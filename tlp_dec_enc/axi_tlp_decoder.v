==> flow/design.v <==
`timescale 1ns / 1ps
module axi_tlp_decoder 
#(
parameter AXIDATAWIDTH = 8
)
(
input clk,
input reset,
input tvalid,
input [8*AXIDATAWIDTH-1:0] tdata,
output reg tready,
input [AXIDATAWIDTH-1:0] tstrb,
input [21:0] tuser,
input tlast,
output reg [7:0]  a4lm_addr,
output reg [31:0] a4lm_wr_data,
output reg a4lm_wr_cmd,
output reg a4lm_rd_cmd,
output reg [7:0] cfg_addr,
output reg [31:0] cfg_wr_data,
output reg cfg_rd_cmd,
output reg cfg_wr_cmd,
output reg fifo0_wr_cmd,
output reg [16*AXIDATAWIDTH+4-1:0] fifo0_wr_data,
input fifo0_empty_flag,
input fifo0_full_flag,
input fifo0_prog_full_flag,
output reg req_compl,
output reg [2:0] compl_code,
input tlp_enc_ready,
output reg [2:0]   tenc_tc,                         
output reg [1:0]   tenc_attr,                       
output reg [9:0]   tenc_len,                        
output reg [15:0]  tenc_rid,                        
output reg [7:0]   tenc_tag,                        
output reg [7:0]   tenc_be,                         
output reg [12:0]  tenc_addr,                       
input lnk_up,
input cfg_to_turnoff,
output reg cfg_to_turnoff_ok
);
localparam [3:0] idle = 4'b0000,
						discharge_tlp = 4'b1111,
						cfg_rd = 4'b0001,
						cfg_wr = 4'b0010,
						a4lm_rd = 4'b0011,
						a4lm_wr = 4'b0100,
						a4sm_wr0 = 4'b0101,
						a4sm_wr1 = 4'b1001,
						wait_state = 4'b1000,
						receiving = 4'b1100;
reg [3:0] state_reg;
reg  tlp_digest;
reg [16*AXIDATAWIDTH+4-1:0] buffer0;
localparam [2:0] reg_rd_compl = 3'b001,
						cfg_rd_compl = 3'b010,
						cfg_wr_compl = 3'b011,
						adc_mem_compl = 3'b100;
localparam ADC_MEM_RD32 = 9'b00_00000_01;
localparam ADC_MEM_WR32 = 9'b10_00000_01;	
localparam REG_RD32 = 9'b00_00000_10;
localparam REG_WR32 = 9'b10_00000_10;
localparam CFG_RD   = 9'b00_00100_00; 
localparam CFG_WR   = 9'b10_00100_00;
always@(posedge clk)
begin
if(reset)
	begin
		state_reg <= idle;
	end
else
	begin
		case(state_reg)
			idle:
				begin
					cfg_to_turnoff_ok <= 1'b0;
					buffer0 = 0;
					tenc_tc <= 0;
					tenc_attr <= 0;
					tenc_len <= 0;
					tenc_rid <= 0;
					tenc_tag <= 0;
					tenc_be <= 0;
					tenc_addr <= 0;
					a4lm_wr_data <= 0;
					a4lm_addr <= 0;
					a4lm_wr_cmd <= 0;
					a4lm_rd_cmd <= 0;
					cfg_addr <= 0;
					cfg_wr_data <= 0;
					cfg_rd_cmd <= 0;
					cfg_wr_cmd <= 0;
					fifo0_wr_cmd = 0;
					fifo0_wr_data = 0;
					req_compl <= 0;
					compl_code <= 0;
					tready <= 1'b0;
					if(cfg_to_turnoff)
						begin
							cfg_to_turnoff_ok <= 1'b1;
						end
					if(lnk_up & tlp_enc_ready & tvalid & ~tlast & (~(fifo0_empty_flag & fifo0_full_flag)) & (~fifo0_prog_full_flag) &(~cfg_to_turnoff))
						begin
							state_reg <= receiving;
							tready <= 1'b1;
						end 
				end
			receiving:
				begin
					if(tdata[14] == 0)
							begin
								tlp_digest <= tdata[15];
								case ({tdata[30:24],{tuser[6],tuser[4] | tuser[2]}})
										REG_RD32:
											begin
												state_reg <= a4lm_rd;
												tenc_tc     <= tdata[22:20]; 
												tenc_attr   <= tdata[13:12];
												tenc_len    <= tdata[9:0];
												tenc_rid    <= tdata[63:48];
												tenc_tag    <= tdata[47:40];
												tenc_be     <= tdata[39:32];
												req_compl <= 1'b1;
												compl_code <= reg_rd_compl;
											end
										REG_WR32:
											begin
												state_reg <= a4lm_wr;
											end
										ADC_MEM_RD32:
											begin
												tenc_tc     <= tdata[22:20]; 
												tenc_attr   <= tdata[13:12];
												tenc_len    <= tdata[9:0];
												tenc_rid    <= tdata[63:48];
												tenc_tag    <= tdata[47:40];
												tenc_be     <= tdata[39:32];
												req_compl <= 1'b1;
												compl_code <= adc_mem_compl;
												state_reg <= idle;
											end
										ADC_MEM_WR32:
											begin
												buffer0[9:0] = tdata[9:0];
												buffer0[15:10] = tuser[7:2];
												state_reg <= a4sm_wr0;
											end
										CFG_RD:
											begin
												tenc_tc     <= tdata[22:20]; 
												tenc_attr   <= tdata[13:12];
												tenc_len    <= tdata[9:0];
												tenc_rid    <= tdata[63:48];
												tenc_tag    <= tdata[47:40];
												tenc_be     <= tdata[39:32];
												req_compl <= 1'b1;
												state_reg <= cfg_rd;
												compl_code <= cfg_rd_compl;
											end
										CFG_WR:
											begin
												req_compl <= 1'b1;
												tenc_tc     <= tdata[22:20]; 
												tenc_attr   <= tdata[13:12];
												tenc_len    <= tdata[9:0];
												tenc_rid    <= tdata[63:48];
												tenc_tag    <= tdata[47:40];
												tenc_be     <= tdata[39:32];
												compl_code <= cfg_wr_compl;
												state_reg <= cfg_wr;
											end
										default:
											begin
												state_reg <= discharge_tlp;
											end
								endcase
							end
						else
							begin
								state_reg <= discharge_tlp;
							end
				end
			a4lm_rd:
				begin
					req_compl <= 1'b0;
					a4lm_addr <= tdata[9:2];
					tenc_addr <= tdata[14:2];
					a4lm_rd_cmd <= 1'b1;
					state_reg <= idle;
				end
			a4lm_wr:
				begin
					a4lm_addr <= tdata[9:2];
					a4lm_wr_data <= tdata[63:32];
					a4lm_wr_cmd <= 1'b1;
					if(tlp_digest)
						begin
							state_reg <= discharge_tlp;
						end
					else
						begin
							state_reg <= idle;
							tready <= 1'b0;
						end
				end
			a4sm_wr0:
				begin
					buffer0[45:16] = tdata[31:2];
					fifo0_wr_data = buffer0;
					fifo0_wr_cmd = 1'b1;
					buffer0[31:0] = tdata[63:32];
					buffer0[128] = 1;
					state_reg <= a4sm_wr1;
				end
			a4sm_wr1:
				begin
					fifo0_wr_cmd = 1'b0;
					if(tlast)
						begin
							if(buffer0[129])
								begin
									buffer0[127:96] = tdata[31:0];
									buffer0[131] = 1'b1;
									fifo0_wr_cmd = 1'b1;
									fifo0_wr_data = buffer0;
									tready <= 1'b0;
									state_reg <= idle;
								end
							else
								begin
									buffer0[63:32] = tdata[31:0];
									buffer0[129] = 1'b1;
									buffer0[131:130] = 2'b00;
									fifo0_wr_cmd = 1'b1;
									fifo0_wr_data = buffer0;
									tready <= 1'b0;
									state_reg <= idle;
								end
						end
					else
						begin
							if(buffer0[129])
								begin
									buffer0[127:96] = tdata[31:0];
									buffer0[131] = 1'b1;
									fifo0_wr_cmd = 1'b1;
									fifo0_wr_data = buffer0;
									buffer0[31:0] = tdata[63:32];
									buffer0[131:128] = 4'b0001;
								end
							else
								begin
									buffer0[95:32] = tdata[63:0];
									buffer0[130:129] =  2'b11;
								end
						end
				end
			cfg_rd:
				begin
					tenc_addr <= tdata[14:2];
					req_compl <= 1'b0;
					cfg_addr <= tdata[9:2];
					cfg_rd_cmd <= 1'b1;
				end
			cfg_wr:
				begin
					tenc_addr <= tdata[14:2];
					req_compl <= 1'b0;
					cfg_wr_cmd <= 1'b1;
					cfg_addr <= tdata[9:2];
					cfg_wr_data <= tdata[63:32];
					if(tlast)
						begin
							state_reg <= idle;
						end
					else
						begin
							state_reg <= discharge_tlp;
						end
				end
			discharge_tlp:
				begin
					a4lm_wr_cmd <= 1'b0;
					if(tlast)
						begin
							state_reg <= idle;
							tready <= 1'b0;
						end
				end
		endcase
	end
end
endmodule
=== From RTL to reports: axi_tlp_decoder ===
What the tools print for axi_tlp_decoder, step after step.
Lines are those of the file above, counted from 1.
Operators carry their Yosys type and port widths (W data, S select, Z words).
Library cell names are shortened.
The mark - stands for no value.

* Design top: axi_tlp_decoder
* Clock: clk
* Standard-cell library: sky130hd
* Timing corner: tt_025C_1v80

=== Word-level counts ===
Source: Yosys, flattened and elaborated, memories not mapped. Widths are those after wreduce. Registers that Yosys merges into a memory's read port (data or address) are not register bits. Print and check cells do not count. Equal cells are merged and count once.

* Register bits: 420
* Input bits: 104
* Output and inout port bits: 283
* Elaborated cells: 195

* Eq/ne operators: 26
* Muxes and demuxes: 74
* Bitwise gates (word level): 14
* Reduce/logical cells: 49

{| class="wikitable"
|+ Operators with widths
! operator !! number
|-
| $pmux W132 S3 || 1
|-
| $mux W132 || 3
|-
| $mux W32 || 6
|-
| $pmux W82 S2 || 1
|-
| $pmux W32 S2 || 2
|-
| $pmux W16 S4 || 1
|-
| $mux W64 || 1
|-
| $pmux W8 S2 || 4
|-
| $pmux W16 S3 || 1
|-
| $mux W16 || 3
|-
| $pmux W14 S3 || 1
|-
| $pmux W16 S2 || 1
|-
| $mux W8 || 4
|-
| $mux W10 || 3
|-
| $pmux W4 S7 || 1
|-
| $eq A9 B9 Y1 const B || 3
|-
| $pmux W13 S2 || 1
|-
| $reduce_and A3 Y1 || 8
|-
| $reduce_and A4 Y1 || 6
|-
| $pmux W4 S6 || 1
|-
| $reduce_and A2 Y1 || 11
|-
| $reduce_bool A2 Y1 || 11
|-
| $pmux W10 S2 || 1
|-
| $mux W4 || 5
|-
| $pmux W3 S2 || 3
|-
| $ne A2 B2 Y1 const B || 7
|-
| $eq A4 B4 Y1 const B || 3
|-
| $pmux W3 S4 || 1
|}

Not listed: further kinds 27, cells in them 69.

=== Longest topological paths ===
Yosys ltp: most cells in a row. Word level: on the elaborated netlist, between registers, memories and ports. Mapped: between sequential cells and ports; inverters and the memories' decode and read muxes count.

* Depth in word-level cells: 8
* ABC_AREA: 0
* Depth in mapped cells: 7
* Mapped depth without buffers: 5

=== Synthesis result ===
Yosys stat after the flow's synthesis: flattened, memories mapped to cells. It holds for the ABC_AREA given above (unset counts as 0); a run with the other value may have another netlist.
Totals and module areas in this step are rounded.

* Mapped cells: 988
* Synthesis area: 0.01629 mm²
* Sequential area: 0.01267 mm²
* Flip-flop cells: 425
* Buffers: 59

{| class="wikitable"
|+ Cells by type
! cell type !! number !! total area (µm²)
|-
| edfxtp_1 || 416 || 1.25E+04
|-
| and2_1 || 241 || 1.51E+03
|-
| a22o_1 || 82 || 718.189
|-
| a21o_1 || 26 || 195.187
|-
| nor2b_1 || 29 || 181.424
|-
| dfxtp_1 || 9 || 180.173
|-
| mux2_2 || 15 || 168.912
|-
| clkbuf_1 || 41 || 153.898
|-
| nor2_1 || 30 || 112.608
|-
| buf_2 || 11 || 55.053
|-
| nand2_1 || 12 || 45.043
|-
| o21ai_0 || 9 || 45.043
|-
| a21oi_1 || 8 || 40.038
|-
| nor3_1 || 8 || 40.038
|-
| inv_1 || 9 || 33.782
|-
| nand2b_1 || 4 || 25.024
|-
| nand4b_1 || 2 || 17.517
|-
| nor3_4 || 1 || 16.266
|}

Not listed: further types 27, cells in them 35.

=== Path before layout ===
OpenSTA on the mapped netlist: ideal clock, no wires. The path of least setup slack (recovery checks aside). Input and output delay are each 20% of the period. Register names are those of the netlist, which keeps one name where synthesis merged equal registers.

* Path kind: input-to-reg
* Start: input reset
* End: register fifo0_wr_data[0]
* Period: 15.3 ns
* Input delay: 3.060 ns
* Setup time: 0.625 ns
* Launch time at the first pin: 3.060 ns
* Arrival time: 8.863 ns
* Data required time: 14.675 ns
* Path slack: 5.812 ns
* Delay of the path: 6.428 ns
* Stages on the path: 3
* Buffers on the path: 1
* Period reached after synthesis: 9.488 ns

"delay of the path" = arrival - input delay + setup time.
"stages on the path": output pins that drive a net of the path, with the launching flip-flop's if there is one; two outputs of one cell count as two.
"period reached after synthesis" = period - worst setup slack (recovery checks aside). The figure is calculated, with input and output delays left at 20% of the set period.
Between the ends stands the longest chain of elaborated cells between them, by number of cells; it is not shown to be the way that was timed. Of several equally long chains one is given.
Each line given opens the expression or statement behind the cell; cells for indexed reads and writes are added by Yosys, which also makes memories of some case tables.
A register here has more assigning lines than the two given.

* Cells stage by stage: buf_6 > o21bai_1 > nor2_1
* Cells in the longest elaborated chain: 2
* Elaborated cells on any way between the ends: 2
* RTL lines with such cells: 0
* Those cells by class: logic (1); reduce/logical (1)

{| class="wikitable"
|+ RTL lines, path after synthesis
! item !! RTL line !! RTL
|-
| start: declaration || 8 || <nowiki>input reset,</nowiki>
|-
| $not A1 Y1 || - ||
|-
| $reduce_and A3 Y1 || - ||
|-
| end: assignment || 209 || <nowiki>fifo0_wr_data = buffer0;</nowiki>
|-
| end: assignment || 225 || <nowiki>fifo0_wr_data = buffer0;</nowiki>
|-
| end: declaration || 24 || <nowiki>output reg [16*AXIDATAWIDTH+4-1:0] fifo0_wr_data,</nowiki>
|}

=== Worst path after layout ===
Path of least setup slack in the final report of job 1 (OpenROAD, finished layout, wires in). Where an end is a register, its clock arrival counts in the times.

* Path kind: input-to-reg
* Start: input reset
* End: register buffer0[72]
* Period: 8.97 ns
* Input delay: 1.79 ns
* Setup time: 0.35 ns
* Launch time at the first pin: 1.79 ns
* Arrival time: 4.59 ns
* Data required time: 9.15 ns
* Path slack: 4.56 ns
* Stages on the path: 5
* Buffers on the path: 2

Between the ends stands the longest chain of elaborated cells between them, by number of cells; it is not shown to be the way that was timed. Of several equally long chains one is given.

* Cells stage by stage: clkdlybuf4s50_1 > o21bai_1 > a21oi_4 > a21boi_4 > buf_4
* Cells in the longest elaborated chain: 2
* Elaborated cells on any way between the ends: 2
* RTL lines with such cells: 0
* Those cells by class: logic (1); reduce/logical (1)

{| class="wikitable"
|+ RTL lines, path post-layout
! item !! RTL line !! RTL
|-
| start: declaration || 8 || <nowiki>input reset,</nowiki>
|-
| $not A1 Y1 || - ||
|-
| $reduce_and A4 Y1 || - ||
|-
| end: assignment || 77 || <nowiki>buffer0 = 0;</nowiki>
|-
| end: assignment || 253 || <nowiki>buffer0[95:32] = tdata[63:0];</nowiki>
|-
| end: declaration || 54 || <nowiki>reg [16*AXIDATAWIDTH+4-1:0] buffer0;</nowiki>
|}

Below are 2 stored runs of the flow (Yosys, OpenROAD; platform sky130hd) on axi_tlp_decoder, each with its settings and what was measured, unordered. Constraints: input delay and output delay 20% of the set period each, output load 0.01 pF.
"achieved clock period" means the clock period less the worst setup slack. The figure is calculated, with input and output delays left at 20% of the set period.
"critical path time": the worst setup path's part of the clock period (all of it between registers, 20% less for each end at a port) less its slack. A launch clock that arrives late makes it longer, a capture clock that arrives late makes it shorter.
By "power consumption" is meant OpenSTA's value without simulated activity: inputs other than the clock are taken to toggle once in ten clock periods, and the tool carries that through the logic.
The results are shown rounded.

=== Job 1 ===
{| class="wikitable"
! Setting !! Value
|-
| period_ns || 8.97
|-
| CORE_UTILIZATION || 54
|-
| CAP_MARGIN || 20
|-
| CORE_MARGIN || 2
|-
| SLEW_MARGIN || 20
|-
! Result !! Value
|-
| Netlist area reported by Yosys || 0.01629 mm²
|-
| Die footprint || 0.03157 mm²
|-
| Standard-cell area after layout || 0.02175 mm²
|-
| Utilization in the final report || 0.734
|-
| Worst setup slack after layout || 4.556 ns
|-
| Post-route setup TNS || 0.000 ns
|-
| Worst-case hold slack || 0.512 ns
|-
| Power consumption || 4325 µW
|-
| Achieved clock period || 4.415 ns
|-
| Critical path time || 2.62 ns
|-
| Class of the worst setup path || input-to-reg
|}

=== Job 2 ===
{| class="wikitable"
! Setting !! Value
|-
| period_ns || 12.1
|-
| CORE_UTILIZATION || 20
|-
| SETUP_SLACK_MARGIN || 2.03
|-
| PLACE_DENSITY_LB_ADDON || 0.13
|-
| GPL_ROUTABILITY_DRIVEN || 0
|-
| CAP_MARGIN || 30
|-
| SLEW_MARGIN || 0
|-
| MAX_ROUTING_LAYER || met4
|-
| CORE_MARGIN || 2
|-
! Result !! Value
|-
| Netlist area reported by Yosys || 0.01629 mm²
|-
| Die footprint || 0.08374 mm²
|-
| Standard-cell area after layout || 0.02299 mm²
|-
| Utilization in the final report || 0.285
|-
| Worst setup slack after layout || 7.190 ns
|-
| Post-route setup TNS || 0.000 ns
|-
| Worst-case hold slack || 0.513 ns
|-
| Power consumption || 3502 µW
|-
| Achieved clock period || 4.910 ns
|-
| Critical path time || 2.49 ns
|-
| Class of the worst setup path || input-to-reg
|}
