==> flow/design.v <==
`timescale 1ns / 1ps
module register_file
					#(
						parameter   NMBROFDATABITS       =    32, 
										NMBROFADDRBITS   =    5  
					)
					(
						input 												reset,
						input													 clk,
						input 												rd_en,
						input 												wr_en,
						input	 		[NMBROFADDRBITS-1:0]				 wr_addr, 
						input 		[NMBROFADDRBITS-1:0]					 rd_addr,
						input 		[NMBROFDATABITS-1:0]			 	wr_data,
						output reg 	[NMBROFDATABITS-1:0]	 			rd_data,
						output reg 											rf_data_valid
					);	
reg [NMBROFDATABITS-1:0]   array_reg  [0:15]; 
reg statereg;
localparam idle = 1'b0,
				read = 1'b1;
always@(posedge clk)
begin
	if(reset)  
		begin
			statereg <= idle;
			array_reg[0] <= 32'hFFFFFFFF;
			array_reg[1] <= 32'hFFFFFFFF;
			array_reg[2] <= 32'hFFFFFFFF;
			array_reg[3] <= 32'hFFFFFFFF;
			array_reg[4] <= 32'hFFFFFFFF; 
			array_reg[5] <= 32'hFFFFFFFF;
			array_reg[6] <= 32'hFFFFFFFF;
			array_reg[7] <= 32'hFFFFFFFF;
			array_reg[8] <= 32'hFFFFFFFF;
			array_reg[9] <= 32'hFFFFFFFF;
			array_reg[10] <= 32'hFFFFFFF;
			array_reg[11] <= 32'hFFFFFFF;
			array_reg[12] <= 32'hFFFFFFF;
			array_reg[13] <= 32'hFFFFFFF;
			array_reg[14] <= 32'hFFFFFFF;
			array_reg[15] <= 32'hFFFFFFF;
		end
	else
		begin
			case(statereg)
				idle:
					begin
						rd_data <= 32'h0;
						rf_data_valid <= 0;
						if(rd_en)
							begin
								rf_data_valid <= 1'b1;
								statereg <= read;
								if(rd_addr < 16)
									begin
										rd_data <= array_reg[rd_addr[3:0]];
									end
								else 
									begin
										rd_data <= 32'hFFFFFFFF;
									end
							end
						if(wr_en)
							begin
								if(wr_addr < 16)
									begin
										array_reg[wr_addr[3:0]] <= wr_data;
									end
							end
					end
				read:
					begin
						statereg <= idle;						
					end
			endcase
		end
end
endmodule
Tool chain data of register_file --
The steps from the RTL of register_file to its reports follow in flow order. Line numbers count from 1 in the design file above. A cell with n/a has no value.
Design: top module register_file, clock clk, cell library sky130hd, library corner tt_025C_1v80

After elaboration --
Source: Yosys, flattened and elaborated, memories not mapped. Widths are those after wreduce. Registers that Yosys merges into a memory's read port (data or address) are not register bits. Print and check cells do not count. Equal cells are merged and count once. Memory sizes are those after Yosys's memory passes, which may raise the word count (mostly to a power of two), join words into wider ones and drop unused or constant bits.
Word-level totals: output and inout port bits 33, bits in writable memories 512, elaborated cells 25, memories kept 1, input bits 46, flip-flop bits (word level) 34
Memory list:
- array_reg | depth 16, width 32, line 18 | reg [NMBROFDATABITS-1:0]   array_reg  [0:15];
Operators by class: mux-type cells 15, reduce/logical cells 2, magnitude comparators 2, bitwise operators 2
Operator list (number):
- 32-bit two-way mux | 8
- 32-bit parallel mux with 2-bit select | 1
- 4-bit two-way mux | 4
- 5-bit less-than comparator (second input constant) | 2
- 1-bit inverter | 2
- 2-bit AND reduction | 1
- 2-bit OR reduction | 1
- 1-bit two-way mux | 2

Longest topological paths --
Yosys ltp: most cells in a row. Word level: on the elaborated netlist, between registers, memories and ports. Mapped: between sequential cells and ports; inverters and the memories' decode and read muxes count.
Logic depth: depth after elaboration 5, ABC_AREA 0, depth in mapped cells 6, gate-level depth less buffers 3

After synthesis --
Source: synth_stat.txt of the flow (Yosys; design flattened, memories mapped). It holds for the ABC_AREA given above (unset counts as 0); a run with the other value may have another netlist.
Synthesis totals: cell area after synthesis 24234.5 um^2, flip-flop cells 546, cells in the netlist 1536, buffers 138, sequential part of the area 16385.7 um^2
Cell types:
- sky130_fd_sc_hd__edfxtp_1 | number 545, area in all 1.64E+04 um^2
- sky130_fd_sc_hd__mux4_2 | number 96, area in all 2.16E+03 um^2
- sky130_fd_sc_hd__or2_2 | number 286, area in all 1.79E+03 um^2
- sky130_fd_sc_hd__nand2b_1 | number 206, area in all 1.29E+03 um^2
- sky130_fd_sc_hd__mux2_2 | number 64, area in all 720.691 um^2
- sky130_fd_sc_hd__clkbuf_1 | number 96, area in all 360.346 um^2
- sky130_fd_sc_hd__a221oi_1 | number 32, area in all 280.269 um^2
- sky130_fd_sc_hd__a22oi_1 | number 32, area in all 240.23 um^2
- sky130_fd_sc_hd__a31oi_1 | number 32, area in all 200.192 um^2
- sky130_fd_sc_hd__nand2_1 | number 45, area in all 168.912 um^2
- sky130_fd_sc_hd__buf_2 | number 31, area in all 155.149 um^2
- sky130_fd_sc_hd__and2_1 | number 14, area in all 87.584 um^2
- sky130_fd_sc_hd__nor4b_4 | number 3, area in all 71.318 um^2
- sky130_fd_sc_hd__nor2_1 | number 14, area in all 52.55 um^2
- sky130_fd_sc_hd__nand4_1 | number 7, area in all 43.792 um^2
- sky130_fd_sc_hd__nor4_4 | number 2, area in all 42.541 um^2
- sky130_fd_sc_hd__nand4b_1 | number 3, area in all 26.275 um^2
- sky130_fd_sc_hd__nor2b_1 | number 4, area in all 25.024 um^2
Not listed: further types 10, cells in them 24.

Timing after synthesis --
OpenSTA on the mapped netlist: ideal clock, no wires. The path of least setup slack (recovery checks aside). Input and output delay are each 20% of the period. Register names are those of the netlist, which keeps one name where synthesis merged equal registers.
Timing post-synthesis: path kind input -> register, start input port reset, end register rd_data[0], slack 0.693 ns, stages 3, buffers on the path 2, library setup time 0.423 ns, external input delay 0.712 ns, clock period 3.56 ns, delay of the path 2.155 ns, time at the first pin 0.712 ns, data required time 3.137 ns, data arrival time 2.444 ns, period reached after synthesis 2.867 ns
"delay of the path" is the arrival time less input delay plus setup time. "stages" counts driving pins, that of a launching flip-flop among them; a cell with two outputs on the path counts twice. "period reached after synthesis" is the clock period less the worst setup slack; recovery checks do not enter. This is arithmetic on one report: input and output delays are still those of the set period (20% each). The rows between start and end are the longest chain of elaborated cells between them; the timing report does not say that the signal goes this way. Where chains are equally long, one stands for them. Each line given opens the expression or statement behind the cell; cells for indexed reads and writes are added by Yosys, which also makes memories of some case tables. At most two assigning lines are given for a register; there are more.
Between the ends, post-synthesis: cell sequence sky130_fd_sc_hd__clkbuf_1 -> sky130_fd_sc_hd__clkbuf_1 -> sky130_fd_sc_hd__nor2_1, length of the longest elaborated chain 2, elaborated cells between the ends (all ways) 2, RTL lines with such cells 0, those cells by class logic (1); reduce/logical (1)
RTL lines, path post-synthesis:
- start: declaration | line 8 | input reset,
- 1-bit inverter
- 2-bit AND reduction
- end: assignment | line 49 | rd_data <= 32'h0;
- end: assignment | line 57 | rd_data <= array_reg[rd_addr[3:0]];
- end: declaration | line 15 | output reg [NMBROFDATABITS-1:0] rd_data,

Worst path after layout --
Path of least setup slack in the final report of stored run 1 (OpenROAD, finished layout, wires in). Where an end is a register, its clock arrival counts in the times.
Timing post-layout: path kind input -> register, start input port wr_addr[0], end memory array_reg[14][16], data required time 4.72 ns, buffers on the path 2, slack 1.55 ns, external input delay 0.87 ns, time at the first pin 0.87 ns, library setup time 0.24 ns, clock period 4.37 ns, data arrival time 3.17 ns, stages 5
The rows between start and end are the longest chain of elaborated cells between them; the timing report does not say that the signal goes this way. Where chains are equally long, one stands for them. Only ways into the end's enable, where the timed path ends, are counted here.
Between the ends, post-layout: cell sequence sky130_fd_sc_hd__clkdlybuf4s50_1 -> sky130_fd_sc_hd__inv_1 -> sky130_fd_sc_hd__and4_1 -> sky130_fd_sc_hd__or2_2 -> sky130_fd_sc_hd__buf_12, length of the longest elaborated chain 5, elaborated cells between the ends (all ways) 9, RTL lines with such cells 4, those cells by class compare (1); mux (8)
RTL lines, path post-layout:
- start: declaration | line 12 | input [NMBROFADDRBITS-1:0] wr_addr,
- 5-bit less-than comparator | line 66 | if(wr_addr < 16)
- 4-bit two-way mux | line 66
- 4-bit two-way mux | line 64 | if(wr_en)
- 4-bit two-way mux | line 46 | case(statereg)
- 4-bit two-way mux | line 24 | if(reset)
- end: declaration | line 18 | reg [NMBROFDATABITS-1:0]   array_reg  [0:15];

Settings and measured results of 2 stored flow runs for module register_file (sky130hd), not sorted in any way. The constraints put input and output delay at 20% of the set period each and load the outputs with 0.01 pF.
"period reached" is the run's clock period less its worst setup slack. It is reckoned from that one timing run; input and output delays stay at 20% of the period that was set.
"time on the worst setup path" = time allowed to the worst setup path (clock period - input delay - output delay, where it has them) - its slack; a late launch clock adds to it, a late capture clock takes from it.
"total power after layout": no workload was simulated; the value follows from the tool's default switching activity.

[stored run 1] flow files
==> flow/run.sh <==
#!/bin/bash
# the make line also repeats the synthesis and layout settings of config.mk as NAME=value (left out here)
make -C /OpenROAD-flow-scripts/flow DESIGN_CONFIG=/design/flow/config.mk WORK_HOME=/design/flow/orfs CLKGATE_MAP_FILE= finish
==> flow/config.mk <==
export PLATFORM = sky130hd
export DESIGN_NAME = register_file
export DESIGN_NICKNAME = register_file
export VERILOG_FILES = /design/flow/design.v
export SDC_FILE = /design/flow/constraint.sdc
export NUM_CORES = 4
export LEC_CHECK = 0
export ABC_AREA = 0
export CAP_MARGIN = 40
export CELL_PAD_IN_SITES_DETAIL_PLACEMENT = 1
export CORE_MARGIN = 8
export CORE_UTILIZATION = 50
export CTS_CLUSTER_SIZE = 73
export PLACE_DENSITY_LB_ADDON = 0.17
export SETUP_SLACK_MARGIN = 0.48
export SLEW_MARGIN = 20
export TNS_END_PERCENT = 50
==> flow/constraint.sdc <==
create_clock -name core_clock -period 4.37 [get_ports {clk}]
set_input_delay 0.8740 -clock core_clock [delete_from_list [all_inputs] [get_ports {clk}]]
set_output_delay 0.8740 -clock core_clock [all_outputs]
set_load 0.01 [all_outputs]

[stored run 1] result: post-synthesis cell area 24,234.5 um^2; die size 55,769.2 um^2; standard-cell area after layout 27,732.8 um^2; utilization after routing 0.581; lowest setup slack 1.550 ns; final setup TNS 0.000 ns; worst hold slack in the final report 0.596 ns; total power after layout 11.252 mW; period reached 2.820 ns; time on the worst setup path 1.95 ns; worst setup path type input -> register

[stored run 2] flow files
==> flow/run.sh <==
#!/bin/bash
# the make line also repeats the synthesis and layout settings of config.mk as NAME=value (left out here)
make -C /OpenROAD-flow-scripts/flow DESIGN_CONFIG=/design/flow/config.mk WORK_HOME=/design/flow/orfs CLKGATE_MAP_FILE= finish
==> flow/config.mk <==
export PLATFORM = sky130hd
export DESIGN_NAME = register_file
export DESIGN_NICKNAME = register_file
export VERILOG_FILES = /design/flow/design.v
export SDC_FILE = /design/flow/constraint.sdc
export NUM_CORES = 4
export LEC_CHECK = 0
export CAP_MARGIN = 20
export CORE_ASPECT_RATIO = 1.62
export CORE_MARGIN = 10
export CORE_UTILIZATION = 43
export CTS_CLUSTER_DIAMETER = 332
export MAX_ROUTING_LAYER = met4
export MIN_ROUTING_LAYER = met1
export PLACE_DENSITY_LB_ADDON = 0.08
export SETUP_SLACK_MARGIN = 0.5
export SLEW_MARGIN = 20
export TNS_END_PERCENT = 30
==> flow/constraint.sdc <==
create_clock -name core_clock -period 1.95 [get_ports {clk}]
set_input_delay 0.3900 -clock core_clock [delete_from_list [all_inputs] [get_ports {clk}]]
set_output_delay 0.3900 -clock core_clock [all_outputs]
set_load 0.01 [all_outputs]

[stored run 2] result: post-synthesis cell area 24,234.5 um^2; die size 66,532.5 um^2; standard-cell area after layout 30,051.3 um^2; utilization after routing 0.539; lowest setup slack -0.098 ns; final setup TNS -8.329 ns; worst hold slack in the final report 0.403 ns; total power after layout 24.733 mW; period reached 2.048 ns; time on the worst setup path 1.66 ns; worst setup path type input -> register
